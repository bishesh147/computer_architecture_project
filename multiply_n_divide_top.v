==> flow/design.v <==
module alu(alu_out, multiply_top_in, divide_top_in, multiplicand_or_divider_in, sel);  
    input [64:0] multiply_top_in;  
    input [64:0] divide_top_in;  
    input [64:0] multiplicand_or_divider_in;  
    input sel;  
    output [64:0] alu_out;  
    wire [64:0] sum;  
    wire [64:0] diff;  
    assign sum = multiplicand_or_divider_in + multiply_top_in;
    assign diff = divide_top_in - multiplicand_or_divider_in;
    assign alu_out = sel ? sum : diff;
endmodule
module control(clk, reset, start, m_d, data_in, alu_sel, ready, wr, initial_wr, sh_right, sh_left);  
    input clk, reset, start, m_d;  
    input [1:0] data_in;  
    output ready, wr, initial_wr, sh_right, sh_left, alu_sel;  
    wire ready_check;
    wire wr_check;
    wire initial_wr_check;
    wire sh_right_check;
    wire sh_left_check;
    wire mul_wr;
    wire div_wr;
    reg [1:0] state;
    reg [9:0] counter;
    always @(posedge clk) begin
        if (reset) begin  
            state <= 2'd0;
            counter <= 10'd0;
        end
        else begin  
            case (state)  
                2'b00: begin  
                    if (start == 1) state <= 2'b01;  
                end
                2'b01: begin  
                    counter <= 0;  
                    state <= 2'b10;  
                end
                2'b10: begin  
                    if (counter == 63) state <= 2'b00;  
                    counter <= counter + 1;  
                end
            endcase
        end
    end
    assign alu_sel = m_d;  
    assign mul_wr = data_in[0] && m_d;  
    assign div_wr = !(data_in[1] || m_d);  
    assign wr_check = (state == 2'b10) && (mul_wr || div_wr);  
    assign wr = wr_check ? 1 : 0;  
    assign initial_wr_check = (state == 2'b01);  
    assign initial_wr = initial_wr_check ? 1 : 0;  
    assign sh_right_check = (state == 2'b10) && m_d;  
    assign sh_right = sh_right_check ? 1 : 0;  
    assign sh_left_check = (state == 2'b10) && (!m_d);  
    assign sh_left = sh_left_check ? 1 : 0;  
    assign ready_check = (state == 2'b00);  
    assign ready = ready_check ? 1 : 0;  
endmodule
module multiplicand_n_divider_register(clk, reset, data_in, data_out);
    input [63:0] data_in;  
    input clk, reset;  
    output [63:0] data_out;  
    reg [63:0] mul_div_reg;  
    always @(posedge clk) begin
        if (reset)  
            mul_div_reg <= 64'd0;  
        else 
            mul_div_reg <= data_in;  
    end
    assign data_out = mul_div_reg;
endmodule
module multiply_n_divide_top(clk, reset, a_in, b_in, m_d, start, result, ready);
    input [63:0] a_in, b_in;  
    input clk, reset, start, m_d;  
    output ready;  
    output [128:0] result;  
    wire [63:0] mul_div_reg_out;  
    wire [64:0] alu_out;  
    wire [128:0] res_reg_out;  
    wire control_wr;  
    wire control_initial_wr;  
    wire control_sh_right;  
    wire control_alu_sel;  
    multiplicand_n_divider_register mndr1(
        .clk(clk),
        .reset(reset),
        .data_in(b_in),
        .data_out(mul_div_reg_out)
    );
    alu alu1(
        .multiply_top_in(res_reg_out[128:64]),
        .divide_top_in(res_reg_out[127:63]),
        .multiplicand_or_divider_in({1'b0,mul_div_reg_out}),
        .sel(control_alu_sel),
        .alu_out(alu_out)
    );
    result_register resr1(
        .clk(clk),
        .reset(reset),
        .data_in(alu_out),
        .wr(control_wr),
        .initial_data_in(a_in),
        .initial_wr(control_initial_wr),
        .sh_right(control_sh_right),
        .sh_left(control_sh_left),
        .result(res_reg_out)
    );
    control cu1(
        .clk(clk),
        .reset(reset),
        .start(start),
        .m_d(m_d),
        .data_in({alu_out[64], res_reg_out[0]}),
        .alu_sel(control_alu_sel),
        .ready(ready),
        .wr(control_wr),
        .initial_wr(control_initial_wr),
        .sh_right(control_sh_right),
        .sh_left(control_sh_left)
    );
    assign result = res_reg_out;
endmodule
module result_register(clk, reset, data_in, wr, initial_data_in, initial_wr, sh_right, sh_left, result);
    input [64:0] data_in;  
    input [63:0] initial_data_in;  
    input clk, reset, wr, initial_wr, sh_right, sh_left;  
    output [128:0] result;  
    reg [128:0] result_reg;  
    always @(posedge clk) begin
        if (reset)  
            result_reg <= 129'd0;  
        else begin
            if (initial_wr == 1)  
                result_reg <= {65'd0, initial_data_in};  
            else begin
                if (wr && sh_right)  
                    result_reg <= {1'd0, data_in, result_reg[63:1]}; 
                else if (wr && sh_left)  
                    result_reg <= {data_in, result_reg[62:0], 1'b1};
                else if (sh_right)  
                    result_reg <= {1'd0, result_reg[128:1]};
                else if (sh_left)  
                    result_reg <= {result_reg[127:0], 1'b0};
            end
        end
    end
    assign result = result_reg;
endmodule
# Step by step through the tools: multiply_n_divide_top

What the tools print for multiply_n_divide_top, step after step.
Lines are those of the file above, counted from 1.
The mark n/a stands for no value.

Top: multiply_n_divide_top
Clock input: clk
Library: sky130hd
Library corner: tt_025C_1v80

# Elaborated design

Yosys after proc, flatten, opt, wreduce and memory -nomap, before mapping. Memory bits, and registers merged into a memory's read port (data or address), are not among the register bits. Print and check cells are not counted. Equal cells are merged and count once.

Bitwise logic cells: 0
Multiplexer cells: 15
Reduce/logical cells: 19
Shifts and indexed selects: 0
Magnitude comparators: 0
Equality and inequality tests: 5
$add $sub $neg: 3
Div/mod/pow operators: 0
Multiply operators: 0

Operators with widths:

| kind                                                   | number |
| two-way mux 129 bit                                    | 3 |
| two-way mux 128 bit                                    | 1 |
| adder 64 x 65 -> 65 bit                                | 1 |
| subtractor 65 x 64 -> 65 bit                           | 1 |
| two-way mux 65 bit                                     | 1 |
| two-way mux 64 bit                                     | 1 |
| parallel mux 10 bit (select 2 bit)                     | 1 |
| adder 10 x 1 -> 10 bit (second input constant)         | 1 |
| equality test 10 x 6 -> 1 bit (second input constant)  | 1 |
| logical AND 1 bit                                      | 6 |
| nonzero test 3 bit                                     | 2 |
| parallel mux 2 bit (select 3 bit)                      | 1 |
| nonzero test 5 bit                                     | 1 |
| two-way mux 1 bit                                      | 5 |
| nonzero test 4 bit                                     | 1 |
| two-way mux 2 bit                                      | 2 |
| AND reduction 3 bit                                    | 1 |
| OR reduction 3 bit                                     | 1 |
| logical OR 1 bit                                       | 2 |
| logical NOT 1 bit                                      | 2 |
| equality test 2 x 1 -> 1 bit (second input constant)   | 1 |
| inequality test 2 x 1 -> 1 bit (second input constant) | 1 |
| equality test 2 bit (second input constant)            | 1 |
| inequality test 2 bit (second input constant)          | 1 |
| logical NOT 2 bit                                      | 1 |
| nonzero test 2 bit                                     | 1 |
| OR reduction 2 bit                                     | 1 |

Input port bits: 132
Bits in read-only memories: 0
RAM bits: 0
Bits in latches: 0
Clocked read ports x word width: 0
Memory cells: 0
Output and inout port bits: 130
Register bits: 205

# Logic depth

Longest topological path by Yosys (ltp), each cell counted once; first at word level (registers and memories cut), then after technology mapping (sequential cells cut; the memories' decode and read muxes count).

Depth in word-level cells: 11
ABC_AREA: 0
Gate-level depth with buffers: 15
Depth with buffers taken out: 14

# Synthesis result

Source: synth_stat.txt of the flow (Yosys; design flattened, memories mapped). It holds for the ABC_AREA given above (unset counts as 0); a run with the other value may have another netlist.

Cells by type:

| cell                      | number | total area (sq um) |
| sky130_fd_sc_hd__dfxtp_1  | 206    | 4.12E+03 |
| sky130_fd_sc_hd__ha_1     | 129    | 1.61E+03 |
| sky130_fd_sc_hd__a21oi_1  | 306    | 1.53E+03 |
| sky130_fd_sc_hd__nor2_1   | 253    | 949.661 |
| sky130_fd_sc_hd__o21ai_0  | 159    | 795.763 |
| sky130_fd_sc_hd__mux2i_1  | 73     | 730.701 |
| sky130_fd_sc_hd__a211oi_1 | 86     | 645.619 |
| sky130_fd_sc_hd__a21o_1   | 83     | 623.098 |
| sky130_fd_sc_hd__xnor2_1  | 65     | 569.296 |
| sky130_fd_sc_hd__nand2_1  | 140    | 525.504 |
| sky130_fd_sc_hd__nor2b_1  | 76     | 475.456 |
| sky130_fd_sc_hd__clkbuf_1 | 126    | 472.954 |
| sky130_fd_sc_hd__xor2_1   | 44     | 385.37 |
| sky130_fd_sc_hd__inv_1    | 92     | 345.331 |
| sky130_fd_sc_hd__o221a_2  | 25     | 281.52 |
| sky130_fd_sc_hd__nand3_1  | 49     | 245.235 |
| sky130_fd_sc_hd__nand4_1  | 36     | 225.216 |
| sky130_fd_sc_hd__or3_1    | 35     | 218.96 |

Other cell types: 69; their cells: 355.

Cell area after synthesis: 17485.5 sq um
Mapped flip-flops: 206
Buffers: 156
Sequential part of the area: 4124.0 sq um
Cells in the netlist: 2338

The figures by module come from a second, unflattened synthesis with its own total; it is not the netlist above.

Cell total of the unflattened synthesis: 2462
Area total of the unflattened synthesis: 18659.1 sq um

Rows give one instance, submodules left out.

Modules:

| module                          | sequential area (sq um) | area (sq um) | instances | cells |
| alu                             | 0.0                     | 8822.2       | 1         | 1371 |
| result_register                 | 2582.5                  | 7220.7       | 1         | 875 |
| multiplicand_n_divider_register | 1281.2                  | 1918.1       | 1         | 135 |
| control                         | 260.2                   | 694.4        | 1         | 80 |
| multiply_n_divide_top           | 0.0                     | 3.8          | 1         | 1 |

# Worst setup path after synthesis

Source: OpenSTA report_checks on the synthesized netlist (no wires, ideal clock, input and output delay 20% of the period each), path of least setup slack; recovery checks are left aside. Register names are those of the netlist, which keeps one name where synthesis merged equal registers.

Path kind: register to register
From: register resr1.result_reg[64]
To: register resr1.result_reg[83]
Arrival: 3269 ps
Library setup time: 119 ps
Time at the first pin: 0 ps
Stages: 14
Data required time: 3281 ps
Slack: 12 ps
Period: 3400 ps
Buffers on the path: 0
Path delay: 3388 ps
Synthesis period reached: 3388 ps

"path delay" is the arrival time less input delay plus setup time.
"stages" counts driving pins, that of a launching flip-flop among them; a cell with two outputs on the path counts twice.
"synthesis period reached" is the clock period less the worst setup slack; recovery checks do not enter. This is arithmetic on one report: input and output delays are still those of the set period (20% each).
Between the ends stands the longest chain of elaborated cells between them, by number of cells; it is not shown to be the way that was timed. Of several equally long chains one is given.
Each line given opens the expression or statement behind the cell; cells for indexed reads and writes are added by Yosys, which also makes memories of some case tables.
A register here has more assigning lines than the two given.

Cells stage by stage: sky130_fd_sc_hd__dfxtp_1 > sky130_fd_sc_hd__ha_1 > sky130_fd_sc_hd__fa_1 > sky130_fd_sc_hd__a211o_1 > sky130_fd_sc_hd__a2111oi_4 > sky130_fd_sc_hd__nor4_2 > sky130_fd_sc_hd__a311o_1 > sky130_fd_sc_hd__a21oi_1 > sky130_fd_sc_hd__nor2_1 > sky130_fd_sc_hd__a21o_1 > sky130_fd_sc_hd__a21oi_2 > sky130_fd_sc_hd__xor2_1 > sky130_fd_sc_hd__o21ai_0 > sky130_fd_sc_hd__o221a_2
Length of the longest elaborated chain: 10

RTL lines, path post-synthesis:

| item                         | line | source |
| start, declared              | 130  | `reg [128:0] result_reg;` |
| start, assigned              | 136  | `result_reg <= {65'd0, initial_data_in};` |
| start, assigned              | 139  | `result_reg <= {1'd0, data_in, result_reg[63:1]};` |
| subtractor 65 x 64 -> 65 bit | 10   | `assign diff = divide_top_in - multiplicand_or_divider_in;` |
| two-way mux 65 bit           | 11   | `assign alu_out = sel ? sum : diff;` |
| logical OR 1 bit             | 49   | `assign div_wr = !(data_in[1] \|\| m_d);` |
| logical NOT 1 bit            | 49   |  |
| logical OR 1 bit             | 50   | `assign wr_check = (state == 2'b10) && (mul_wr \|\| div_wr);` |
| logical AND 1 bit            | 50   |  |
| two-way mux 1 bit            | 51   | `assign wr = wr_check ? 1 : 0;` |
| logical AND 1 bit            | 140  | `else if (wr && sh_left)` |
| two-way mux 129 bit          | 140  |  |
| two-way mux 128 bit          | 138  | `if (wr && sh_right)` |
| end, assigned                | 136  |  |
| end, assigned                | 139  |  |
| end, declared                | 130  |  |

Hand-over note for multiply_n_divide_top

module multiply_n_divide_top, platform sky130hd, 2 stored runs of the flow under differing settings, order arbitrary. Input and output delays are each 20% of the period that was set; the output load is 0.01 pF.
Among the settings, -- means not set for that run.

| item                               | entry A | entry B |
| period_ns                          | 3.36    | 2.52    |
| CORE_UTILIZATION                   | 48      | 43      |
| SETUP_SLACK_MARGIN                 | 0.97    | 0.55    |
| PLACE_DENSITY                      | 0.67    | --      |
| CORE_ASPECT_RATIO                  | 1.39    | 1.28    |
| CELL_PAD_IN_SITES_GLOBAL_PLACEMENT | 3       | --      |
| ABC_AREA                           | 0       | --      |
| GPL_TIMING_DRIVEN                  | 1       | --      |
| CTS_CLUSTER_DIAMETER               | 335     | 144     |
| CAP_MARGIN                         | 35      | 20      |
| SLEW_MARGIN                        | 40      | 20      |
| MIN_ROUTING_LAYER                  | met1    | --      |
| CORE_MARGIN                        | 2       | 2       |
| CELL_PAD_IN_SITES_DETAIL_PLACEMENT | --      | 2       |
| MAX_ROUTING_LAYER                  | --      | met5    |

Entry A: incomplete, placement halted on GPL-0301
Entry B: incomplete, placement halted on DPL-0033

End of note.
